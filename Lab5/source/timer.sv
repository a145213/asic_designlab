==> flow/design.v <==
module flex_counter
#(
  parameter NUM_CNT_BITS = 4
)
(
  input wire clk,
  input wire n_rst,
  input wire clear,
  input wire count_enable,
  input reg [NUM_CNT_BITS - 1:0] rollover_val,
  output reg [NUM_CNT_BITS - 1:0] count_out,
  output reg rollover_flag
);
reg [NUM_CNT_BITS - 1:0] n_count_out;
reg n_rollover_flag;
always_comb
begin
  n_count_out = count_out;
  n_rollover_flag = 0;
  if (clear == 1'b1)
  begin
    n_count_out = 0;
    n_rollover_flag = 0;
  end
  else
    if (count_enable == 1'b1)
      begin
	 if (rollover_val == count_out + 1'b1)
	   begin
              n_rollover_flag = 1'b1;
	   end    
	 n_count_out = count_out + 1'b1;  
	 if(count_out == rollover_val)
	   begin
              n_count_out = 1;
              n_rollover_flag = 0;
	   end
      end
end
always_ff @ (posedge clk, negedge n_rst)
begin
  if (n_rst == 1'b0 ) 
    begin
      count_out <= '0;
      rollover_flag <= 0;
    end
  else
    begin
    rollover_flag <= n_rollover_flag;
    count_out <= n_count_out;
    end
end
endmodule
module timer (
  input wire clk,
  input wire n_rst,
  input wire enable_timer,
  output wire shift_strobe,
  output wire packet_done
);
reg [3:0] count_out1;
reg [3:0] count_out2;
reg clk_rollover_flag;
reg bit_rollover_flag;
assign shift_strobe = clk_rollover_flag;
assign packet_done = bit_rollover_flag;
flex_counter #(4) CLK_CNT (.clk(clk), 
	                    .n_rst(n_rst), 
	                    .clear(bit_rollover_flag), 
	                    .count_enable(enable_timer), 
	                    .rollover_val(4'b1010), 
	                    .count_out(count_out1), 
	                    .rollover_flag(clk_rollover_flag)
	                    );
flex_counter #(4) BIT_CNT (.clk(clk), 
	                    .n_rst(n_rst), 
	                    .clear(bit_rollover_flag), 
	                    .count_enable(clk_rollover_flag), 
	                    .rollover_val(4'b1001), 
	                    .count_out(count_out2), 
	                    .rollover_flag(bit_rollover_flag)
	                    );
endmodule
**Tool chain data of timer**

The steps from the RTL of timer to its reports follow in flow order.
Lines are those of the file above, counted from 1.
Operators: Yosys type, input widths -> output width; for muxes data width and select width s.
A cell with -- has no value.

- Design top: timer
- Clock: clk
- Standard-cell library: sky130hd
- Corner: tt_025C_1v80

**Elaborated design**

Yosys after proc, flatten, opt, wreduce and memory -nomap, before mapping. Memory bits, and registers merged into a memory's read port (data or address), are not among the register bits. Print and check cells are not counted. Equal cells are merged and count once.

- Register bits after elaboration: 10
- Bits of input ports: 3
- Output and inout bits: 2
- Cells after elaboration: 26

- Add/subtract/negate cells: 2
- Equal/unequal tests: 4
- Multiplexer cells: 14
- Reduce/logical cells: 2

Operators with widths:

| operator | number |
|---|---|
| $mux 4 | 6 |
| $add 4x1->4 const B | 2 |
| $eq 4x4->1 const A | 2 |
| $eq 4x4->1 const B | 2 |
| $mux 1 | 8 |
| $reduce_bool 2->1 | 2 |

**Depth**

Depth = most cells in a row (Yosys ltp): at word level without a register or memory, in the mapped netlist without a sequential cell, where the memories' decode and read muxes count.

- Depth after elaboration: 6
- ABC_AREA: 1
- Mapped depth: 7
- Depth with buffers taken out: 7

**Synthesis result**

Source: synth_stat.txt of the flow (Yosys; design flattened, memories mapped). It holds for the ABC_AREA given above (unset counts as 0); a run with the other value may have another netlist.
The area totals of this step are shown rounded.

- Cell count: 69
- Synthesis area: 529 um^2
- Area of sequential cells: 250 um^2
- Mapped flip-flops: 10
- Buffers: 0

Cells by type:

| cell | number | area in all (um^2) |
|---|---|---|
| sky130_fd_sc_hd__dfrtp_1 | 10 | 250.24 |
| sky130_fd_sc_hd__nand2_1 | 25 | 93.84 |
| sky130_fd_sc_hd__ha_1 | 3 | 37.536 |
| sky130_fd_sc_hd__nor2_1 | 8 | 30.029 |
| sky130_fd_sc_hd__inv_1 | 7 | 26.275 |
| sky130_fd_sc_hd__nand3_1 | 5 | 25.024 |
| sky130_fd_sc_hd__nand4_1 | 2 | 12.512 |
| sky130_fd_sc_hd__o21ai_0 | 2 | 10.01 |
| sky130_fd_sc_hd__xnor2_1 | 1 | 8.758 |
| sky130_fd_sc_hd__xor2_1 | 1 | 8.758 |
| sky130_fd_sc_hd__a31oi_1 | 1 | 6.256 |
| sky130_fd_sc_hd__or2_1 | 1 | 6.256 |
| sky130_fd_sc_hd__nor3_1 | 1 | 5.005 |
| sky130_fd_sc_hd__o21ai_1 | 1 | 5.005 |
| sky130_fd_sc_hd__inv_2 | 1 | 3.754 |

**Timing after synthesis**

OpenSTA on the mapped netlist: ideal clock, no wires. The path of least setup slack (recovery checks aside). Input and output delay are each 20% of the period. Register names are those of the netlist, which keeps one name where synthesis merged equal registers.

- Path kind: register to register
- From: register BIT_CNT.count_out[0]
- To: register BIT_CNT.rollover_flag
- Clock period: 947 ps
- Library setup time: 71 ps
- Time at the first pin: 0 ps
- Data arrival time: 974 ps
- Data required time: 876 ps
- Setup slack: -98 ps
- Path delay: 1045 ps
- Stages on the path: 7
- Buffers on the path: 0
- Period reached after synthesis: 1045 ps

"path delay" is the arrival time less input delay plus setup time.
"stages on the path" counts driving pins, that of a launching flip-flop among them; a cell with two outputs on the path counts twice.
"period reached after synthesis" = period - worst setup slack (recovery checks aside). The figure is calculated, with input and output delays left at 20% of the set period.
The rows between start and end are the longest chain of elaborated cells between them; the timing report does not say that the signal goes this way. Where chains are equally long, one stands for them.
A line is the first line of the expression or statement that the cell stems from. Yosys adds cells for indexed reads and writes and turns some case tables into memories.

- Cell sequence: sky130_fd_sc_hd__dfrtp_1 sky130_fd_sc_hd__ha_1 sky130_fd_sc_hd__nand2_1 sky130_fd_sc_hd__nor2_1 sky130_fd_sc_hd__nor2_1 sky130_fd_sc_hd__nand2_1 sky130_fd_sc_hd__nor2_1
- Cells in the longest elaborated chain: 6
- Elaborated cells between the ends (all ways): 7
- Those cells by class: 1 x add/sub; 2 x eq/ne; 4 x mux

Ends and longest elaborated chain, post-synthesis:

| what | RTL line | text |
|---|---|---|
| start: declaration | 11 | `output reg [NUM_CNT_BITS - 1:0] count_out,` |
| start: assignment | 44 | `count_out <= '0;` |
| start: assignment | 50 | `count_out <= n_count_out;` |
| $add 4x1->4 | 28 | `if (rollover_val == count_out + 1'b1)` |
| $eq 4x4->1 | 28 |  |
| $mux 1 | 28 |  |
| $mux 1 | 33 | `if(count_out == rollover_val)` |
| $mux 1 | 26 | `if (count_enable == 1'b1)` |
| $mux 1 | 20 | `if (clear == 1'b1)` |
| end: assignment | 45 | `rollover_flag <= 0;` |
| end: assignment | 49 | `rollover_flag <= n_rollover_flag;` |
| end: declaration | 12 | `output reg rollover_flag` |

**Worst path after layout**

From the final timing report of record 2: the path of least setup slack in the routed layout; clock arrival at registers is part of the times.
The report prints the path's times to 10 ps; the period is as set.

- Path kind: register to register
- From: register BIT_CNT.count_out[0]
- To: register BIT_CNT.rollover_flag
- Clock period: 949 ps
- Library setup time: 60 ps
- Time at the first pin: 270 ps
- Data arrival time: 1290 ps
- Data required time: 1150 ps
- Setup slack: -130 ps
- Stages on the path: 7
- Buffers on the path: 0

The rows between start and end are the longest chain of elaborated cells between them; the timing report does not say that the signal goes this way. Where chains are equally long, one stands for them.

- Cell sequence: sky130_fd_sc_hd__dfrtp_2 sky130_fd_sc_hd__ha_4 sky130_fd_sc_hd__nand2_2 sky130_fd_sc_hd__nor2_1 sky130_fd_sc_hd__nor2_1 sky130_fd_sc_hd__nand2_1 sky130_fd_sc_hd__nor2_1
- Cells in the longest elaborated chain: 6
- Elaborated cells between the ends (all ways): 7
- Those cells by class: 1 x add/sub; 2 x eq/ne; 4 x mux

Ends and longest elaborated chain, after layout:

| what | RTL line | text |
|---|---|---|
| start: declaration | 11 | `output reg [NUM_CNT_BITS - 1:0] count_out,` |
| start: assignment | 44 | `count_out <= '0;` |
| start: assignment | 50 | `count_out <= n_count_out;` |
| $add 4x1->4 | 28 | `if (rollover_val == count_out + 1'b1)` |
| $eq 4x4->1 | 28 |  |
| $mux 1 | 28 |  |
| $mux 1 | 33 | `if(count_out == rollover_val)` |
| $mux 1 | 26 | `if (count_enable == 1'b1)` |
| $mux 1 | 20 | `if (clear == 1'b1)` |
| end: assignment | 45 | `rollover_flag <= 0;` |
| end: assignment | 49 | `rollover_flag <= n_rollover_flag;` |
| end: declaration | 12 | `output reg rollover_flag` |

## Implementation results

Record of 2 stored runs of the RTL-to-layout flow on timer, platform sky130hd. The runs are unordered. Constraints: input delay and output delay 20% of the set period each, output load 0.01 pF.
"period reached" means the clock period less the worst setup slack. The figure is calculated, with input and output delays left at 20% of the set period.
"power" rests on the timing tool's default activity at the inputs, not on a simulated workload.
Results are given in rounded form.

### Record 1

Settings: `period_ns=1.13`, `CORE_UTILIZATION=61`, `SETUP_SLACK_MARGIN=0.21`, `PLACE_DENSITY=0.83`, `CELL_PAD_IN_SITES_DETAIL_PLACEMENT=2`, `GPL_ROUTABILITY_DRIVEN=0`, `CTS_CLUSTER_SIZE=84`, `CTS_CLUSTER_DIAMETER=143`, `CAP_MARGIN=25`, `MIN_ROUTING_LAYER=met2`, `MAX_ROUTING_LAYER=met4`, `CORE_MARGIN=2`, `SLEW_MARGIN=20`

No results, floorplanning failed with PDN-0185.

### Record 2

Settings: `period_ns=0.949`, `CORE_UTILIZATION=17`, `PLACE_DENSITY_LB_ADDON=0.2`, `CORE_MARGIN=9`, `CELL_PAD_IN_SITES_GLOBAL_PLACEMENT=3`, `ABC_AREA=1`, `GPL_TIMING_DRIVEN=1`, `CTS_CLUSTER_DIAMETER=147`, `CAP_MARGIN=20`, `SLEW_MARGIN=20`

- Smallest setup slack: -132 ps
- Area inside the die boundary: 5450 um^2
- Post-route setup TNS: -526 ps
- Period reached: 1081 ps
- Power: 1710 uW
- Standard-cell area of the final layout: 816 um^2
- Chip area in the Yosys report: 529 um^2
