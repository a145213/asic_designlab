==> flow/design.v <==
module controller (
  input wire clk,
  input wire n_reset,
  input wire dr,
  input wire overflow,
  output reg cnt_up,
  output wire modwait,
  output reg [1:0] op,
  output reg [3:0] src1,
  output reg [3:0] src2,
  output reg [3:0] dest,
  output reg err
);
typedef enum bit [3:0] {
  st_store, 
  st_idle, 
  st_eidle,
  st_sort1, 
  st_sort2,
  st_sort3,
  st_sort4,
  st_add1,
  st_add2,
  st_add3
} stateType;
stateType cur_state;
stateType nxt_state;
reg mod_wait;
reg nxt_modwait;
assign modwait = mod_wait;
always_ff @ (negedge n_reset, posedge clk)
begin : REG_LOGIC
  if (1'b0 == n_reset)
  begin
    cur_state <= st_idle;
    mod_wait <= 1'b0;
  end
  else
  begin
    cur_state <= nxt_state;
    mod_wait <= nxt_modwait;
  end
end
always_comb
begin : NXT_LOGIC
  cnt_up = 1'b0;
  src1 = 4'b0000;
  src2 = 4'b0000;
  dest = 4'b0000;
  err = 1'b0;
  op = 2'b00;
  nxt_state = cur_state;
  nxt_modwait = mod_wait;
  case(cur_state)
    st_store:
      begin
        cnt_up = 1'b0;
        src1 = 4'b1000;
        src2 = 4'b1000;
        dest = 4'b0111;
        err = 1'b0;
        op = 2'b10;
        if(dr == 1) begin
          nxt_state = st_sort1;
          nxt_modwait = 1'b1;
          end
        else begin  
          nxt_state = st_eidle;
          nxt_modwait = 1'b0;
        end
      end
    st_idle:
      begin
        cnt_up = 1'b0;
        src1 = 4'b1000;
        src2 = 4'b1000;
        dest = 4'b1000;
        err = 1'b0;
        op = 2'b00;
        if(dr == 1) begin
          nxt_state = st_store;
          nxt_modwait = 1'b1;
          end
      end 
    st_eidle:
      begin
        cnt_up = 1'b0;
        src1 = 4'b1000;
        src2 = 4'b1000;
        dest = 4'b1000;
        err = 1'b1;
        op = 2'b00;
        if(dr == 1) begin
          nxt_state = st_store;
          nxt_modwait = 1'b1;
          end
      end 
    st_sort1:
      begin
        cnt_up = 1'b1;
        src1 = 4'b0100;
        src2 = 4'b1000;
        dest = 4'b0011;
        err = 1'b0;
        op = 2'b01;
        nxt_state = st_sort2;
        nxt_modwait = 1'b1;
      end
    st_sort2:
      begin
        cnt_up = 1'b0;
        src1 = 4'b0101;
        src2 = 4'b1000;
        dest = 4'b0100;
        err = 1'b0;
        op = 2'b01;
        nxt_state = st_sort3;
        nxt_modwait = 1'b1;
      end 
    st_sort3:
      begin
        cnt_up = 1'b0;
        src1 = 4'b0110;
        src2 = 4'b1000;
        dest = 4'b0101;
        err = 1'b0;
        op = 2'b01;
        nxt_state = st_sort4;
        nxt_modwait = 1'b1;
      end
    st_sort4:
      begin
        cnt_up = 1'b0;
        src1 = 4'b0111;
        src2 = 4'b1000;
        dest = 4'b0110;
        err = 1'b0;
        op = 2'b01;
        nxt_state = st_add1;
        nxt_modwait = 1'b1;
      end
    st_add1:
      begin
        cnt_up = 1'b0;
        src1 = 4'b0011;
        src2 = 4'b0100;
        dest = 4'b0001;
        err = 1'b0;
        op = 2'b11;
        if (overflow == 0) begin
          nxt_state = st_add2;
          nxt_modwait = 1'b1;
          end
        else begin
          nxt_state = st_eidle;
          nxt_modwait = 1'b0;
        end
      end
    st_add2:
      begin
        cnt_up = 1'b0;
        src1 = 4'b0101;
        src2 = 4'b0110;
        dest = 4'b0010;
        err = 1'b0;
        op = 2'b11;
        if (overflow == 0) begin
          nxt_state = st_add3;
          nxt_modwait = 1'b1;
          end
        else begin
          nxt_state = st_eidle;
          nxt_modwait = 1'b0;
        end
      end
    st_add3:
      begin
        cnt_up = 1'b0;
        src1 = 4'b0001;
        src2 = 4'b0010;
        dest = 4'b0000;
        err = 1'b0;
        op = 2'b11;
        if (overflow == 0) begin
          nxt_state = st_idle;
          nxt_modwait = 1'b0;
          end
        else begin
          nxt_state = st_eidle;
          nxt_modwait = 1'b0;
        end
      end
    endcase
  end
endmodule
From RTL to reports: controller
The steps from the RTL of controller to its reports follow in flow order.
Lines are those of the file above, counted from 1.
Library cell names are shortened.
{"block": "design", "design": "controller", "clk_port": "clk", "lib": "sky130hd", "lib_corner": "tt_025C_1v80"}

Word-level counts
Yosys after proc, flatten, opt, wreduce and memory -nomap, before mapping. Memory bits, and registers merged into a memory's read port (data or address), are not among the register bits. Print and check cells are not counted.
{"block": "classes", "n_eq": 10, "mux": 16, "n_reduce_logical": 12}
{"block": "ops", "op": "4-bit case mux with 9-bit select", "n": 1}
{"block": "ops", "op": "4-bit case mux with 8-bit select", "n": 1}
{"block": "ops", "op": "4-bit case mux with 7-bit select", "n": 1}
{"block": "ops", "op": "4-bit by 3-bit == test with 1-bit output with constant B", "n": 4}
{"block": "ops", "op": "4-bit case mux with 4-bit select", "n": 1}
{"block": "ops", "op": "4-bit 2-to-1 mux", "n": 3}
{"block": "ops", "op": "10-bit nonzero test", "n": 1}
{"block": "ops", "op": "4-bit by 2-bit == test with 1-bit output with constant B", "n": 2}
{"block": "ops", "op": "4-bit == test with constant B", "n": 2}
{"block": "ops", "op": "7-bit nonzero test", "n": 1}
{"block": "ops", "op": "7-bit OR reduction", "n": 1}
{"block": "ops", "op": "2-bit OR reduction", "n": 3}
{"block": "ops", "op": "3-bit OR reduction", "n": 2}
{"block": "ops", "op": "2-bit case mux with 3-bit select", "n": 1}
{"block": "ops", "op": "1-bit 2-to-1 mux", "n": 6}
{"block": "ops", "op": "1-bit case mux with 5-bit select", "n": 1}
{"block": "ops", "op": "2-bit AND reduction", "n": 2}
{"block": "ops", "op": "4-bit by 1-bit == test with 1-bit output with constant B", "n": 1}
{"block": "ops", "op": "4-bit logical NOT", "n": 1}
{"block": "ops", "op": "4-bit OR reduction", "n": 1}
{"block": "ops", "op": "2-bit by 1-bit != test with 1-bit output with constant B", "n": 1}
{"block": "ops", "op": "2-bit 2-to-1 mux", "n": 1}
{"block": "bits", "reg_bits": 5, "in_bits": 4, "word_cells": 40}

Logic depth
Longest topological path by Yosys (ltp), each cell counted once; first at word level (registers and memories cut), then after technology mapping (sequential cells cut; the memories' decode and read muxes count).
{"block": "depth", "word_depth": 4, "abc_area": 0, "depth_mapped": 3, "mapped_depth_nobuf": 3}

After synthesis
Source: synth_stat.txt of the flow (Yosys; design flattened, memories mapped). It holds for the ABC_AREA given above (unset counts as 0); a run with the other value may have another netlist.
{"block": "by_type", "cell": "dfrtp_1", "n": 10}
{"block": "by_type", "cell": "or2_2", "n": 6}
{"block": "by_type", "cell": "dfstp_2", "n": 1}
{"block": "by_type", "cell": "nor2b_1", "n": 4}
{"block": "by_type", "cell": "o32a_1", "n": 2}
{"block": "by_type", "cell": "or4_2", "n": 2}
{"block": "by_type", "cell": "or3_2", "n": 2}
{"block": "by_type", "cell": "or3_1", "n": 2}
{"block": "by_type", "cell": "inv_1", "n": 3}
{"block": "by_type", "cell": "or4_4", "n": 1}
{"block": "by_type", "cell": "buf_4", "n": 1}
{"block": "by_type", "cell": "nor2_1", "n": 2}
{"block": "by_type", "cell": "o21bai_1", "n": 1}
{"block": "by_type", "cell": "o31ai_1", "n": 1}
{"block": "by_type", "cell": "or4_1", "n": 1}
{"block": "by_type", "cell": "and2_1", "n": 1}
{"block": "by_type", "cell": "o22ai_1", "n": 1}
{"block": "by_type", "cell": "o21ai_0", "n": 1}
Other cell types: 2; their cells: 2.
{"block": "mapped", "stdcells": 44, "yosys_area_um2": 489.2, "sequential_area_um2": 276.5, "ffs": 11, "buffers": 1}

Timing after synthesis
Source: OpenSTA report_checks on the synthesized netlist (no wires, ideal clock, input and output delay 20% of the period each), path of least setup slack; recovery checks are left aside. Register names are those of the netlist, which keeps one name where synthesis merged equal registers.
{"block": "synth_timing", "path_type": "reg2out", "from": "reg cur_state", "to": "out op[0]", "tclk_ns": 2.28, "output_delay_ns": 0.456, "launch_ns": 0.000, "arrival_time_ns": 1.263, "required_time_ns": 1.824, "setup_slack_ns": 0.561, "path_delay_ns": 1.263, "driving_pins": 3, "n_path_buf": 0, "synth_period_reached_ns": 1.719}
"path_delay_ns" = arrival - input delay + setup time.
At an output port there is no setup time.
"driving_pins" counts driving pins, that of a launching flip-flop among them; a cell with two outputs on the path counts twice.
"synth_period_reached_ns" is the clock period less the worst setup slack; recovery checks do not enter. This is arithmetic on one report: input and output delays are still those of the set period (20% each).
Where an end lacks its bit number, it is one bit of the signal, or one of the new flip-flops if synthesis recoded a state register.
Between the ends stands the longest chain of elaborated cells between them, by number of cells; it is not shown to be the way that was timed. Of several equally long chains one is given.
Each line given opens the expression or statement behind the cell; cells for indexed reads and writes are added by Yosys, which also makes memories of some case tables.
{"block": "synth_via", "path_cell_list": "dfrtp_1 > or4_4 > or2_2", "elab_chain_len": 3, "cone_cells": 11}
{"block": "synth_rtl", "element": "start, declared", "line": 26, "source": "stateType cur_state;"}
{"block": "synth_rtl", "element": "start, assigned", "line": 35, "source": "cur_state <= st_idle;"}
{"block": "synth_rtl", "element": "start, assigned", "line": 40, "source": "cur_state <= nxt_state;"}
{"block": "synth_rtl", "element": "4-bit == test", "line": 54, "source": "case(cur_state)"}
{"block": "synth_rtl", "element": "3-bit OR reduction"}
{"block": "synth_rtl", "element": "2-bit case mux with 3-bit select", "line": 54}
{"block": "synth_rtl", "element": "end, declared", "line": 8, "source": "output reg [1:0] op,"}

Worst path after layout
From the final timing report of run 2: the path of least setup slack in the routed layout; clock arrival at registers is part of the times.
{"block": "layout_timing", "path_type": "reg2out", "from": "reg cur_state", "to": "out op[0]", "tclk_ns": 1.95, "output_delay_ns": 0.39, "launch_ns": 0.27, "arrival_time_ns": 1.61, "required_time_ns": 1.56, "setup_slack_ns": -0.05, "driving_pins": 4, "n_path_buf": 1}
Where an end lacks its bit number, it is one bit of the signal, or one of the new flip-flops if synthesis recoded a state register.
{"block": "layout_via", "path_cell_list": "dfrtp_1 > or4_4 > or2_4 > buf_6"}
{"block": "layout_rtl", "element": "start, declared", "line": 26, "source": "stateType cur_state;"}
{"block": "layout_rtl", "element": "start, assigned", "line": 35, "source": "cur_state <= st_idle;"}
{"block": "layout_rtl", "element": "start, assigned", "line": 40, "source": "cur_state <= nxt_state;"}
{"block": "layout_rtl", "element": "end, declared", "line": 8, "source": "output reg [1:0] op,"}
Chain of elaborated cells between the ends: none given.

# Flow runs of controller

Top module controller; platform sky130hd; tools Yosys and OpenROAD; 2 stored runs in no particular order. Input and output delays are each 20% of the period that was set; the output load is 0.01 pF.
By "period_less_ws_ns" is meant the clock period of the run minus its worst setup slack. This is arithmetic on one report: input and output delays are still those of the set period (20% each).
"worstPathTime_ns": the worst setup path's part of the clock period (all of it between registers, 20% less for each end at a port) less its slack. A launch clock that arrives late makes it longer, a capture clock that arrives late makes it shorter.
"fin_power_mw" rests on the timing tool's default activity at the inputs, not on a simulated workload.

Run 1
==> flow/run.sh <==
#!/bin/bash
# the make line also repeats the synthesis and layout settings of config.mk as NAME=value (left out here)
make -C /OpenROAD-flow-scripts/flow DESIGN_CONFIG=/design/flow/config.mk WORK_HOME=/design/flow/orfs CLKGATE_MAP_FILE= finish
==> flow/config.mk <==
export PLATFORM = sky130hd
export DESIGN_NAME = controller
export DESIGN_NICKNAME = controller
export VERILOG_FILES = /design/flow/design.v
export SDC_FILE = /design/flow/constraint.sdc
export NUM_CORES = 4
export LEC_CHECK = 0
export CAP_MARGIN = 20
export CELL_PAD_IN_SITES_DETAIL_PLACEMENT = 1
export CORE_ASPECT_RATIO = 1.58
export CORE_MARGIN = 8
export CORE_UTILIZATION = 46
export CTS_CLUSTER_DIAMETER = 340
export CTS_CLUSTER_SIZE = 92
export GPL_ROUTABILITY_DRIVEN = 0
export HOLD_SLACK_MARGIN = -0.02
export MAX_ROUTING_LAYER = met5
export PLACE_DENSITY = 0.82
export SETUP_SLACK_MARGIN = 0.29
export SLEW_MARGIN = 35
==> flow/constraint.sdc <==
create_clock -name core_clock -period 2.08 [get_ports {clk}]
set_input_delay 0.4160 -clock core_clock [delete_from_list [all_inputs] [get_ports {clk}]]
set_output_delay 0.4160 -clock core_clock [all_outputs]
set_load 0.01 [all_outputs]

==> results of run 1, as JSON <==
{
  "outcome": "unfinished; error PDN-0185 in floorplanning"
}

Run 2
==> flow/run.sh <==
#!/bin/bash
# the make line also repeats the synthesis and layout settings of config.mk as NAME=value (left out here)
make -C /OpenROAD-flow-scripts/flow DESIGN_CONFIG=/design/flow/config.mk WORK_HOME=/design/flow/orfs CLKGATE_MAP_FILE= finish
==> flow/config.mk <==
export PLATFORM = sky130hd
export DESIGN_NAME = controller
export DESIGN_NICKNAME = controller
export VERILOG_FILES = /design/flow/design.v
export SDC_FILE = /design/flow/constraint.sdc
export NUM_CORES = 4
export LEC_CHECK = 0
export CAP_MARGIN = 20
export CORE_MARGIN = 2
export CORE_UTILIZATION = 40
export SETUP_SLACK_MARGIN = 0.4
export SLEW_MARGIN = 20
==> flow/constraint.sdc <==
create_clock -name core_clock -period 1.95 [get_ports {clk}]
set_input_delay 0.3900 -clock core_clock [delete_from_list [all_inputs] [get_ports {clk}]]
set_output_delay 0.3900 -clock core_clock [all_outputs]
set_load 0.01 [all_outputs]

==> results of run 2, as JSON <==
{
  "yosys.chip_area_um2": 489.2,
  "total_die_area_um2": 1518.7,
  "final_cell_area_um2": 1001.0,
  "finish.utilization_frac": 0.889,
  "worst_setup_slack_ns": -0.047,
  "setup_tns_ns": -0.204,
  "fin_power_mw": 0.8320,
  "period_less_ws_ns": 1.997,
  "worstPathTime_ns": 1.61,
  "worst_path_kind": "reg2out"
}
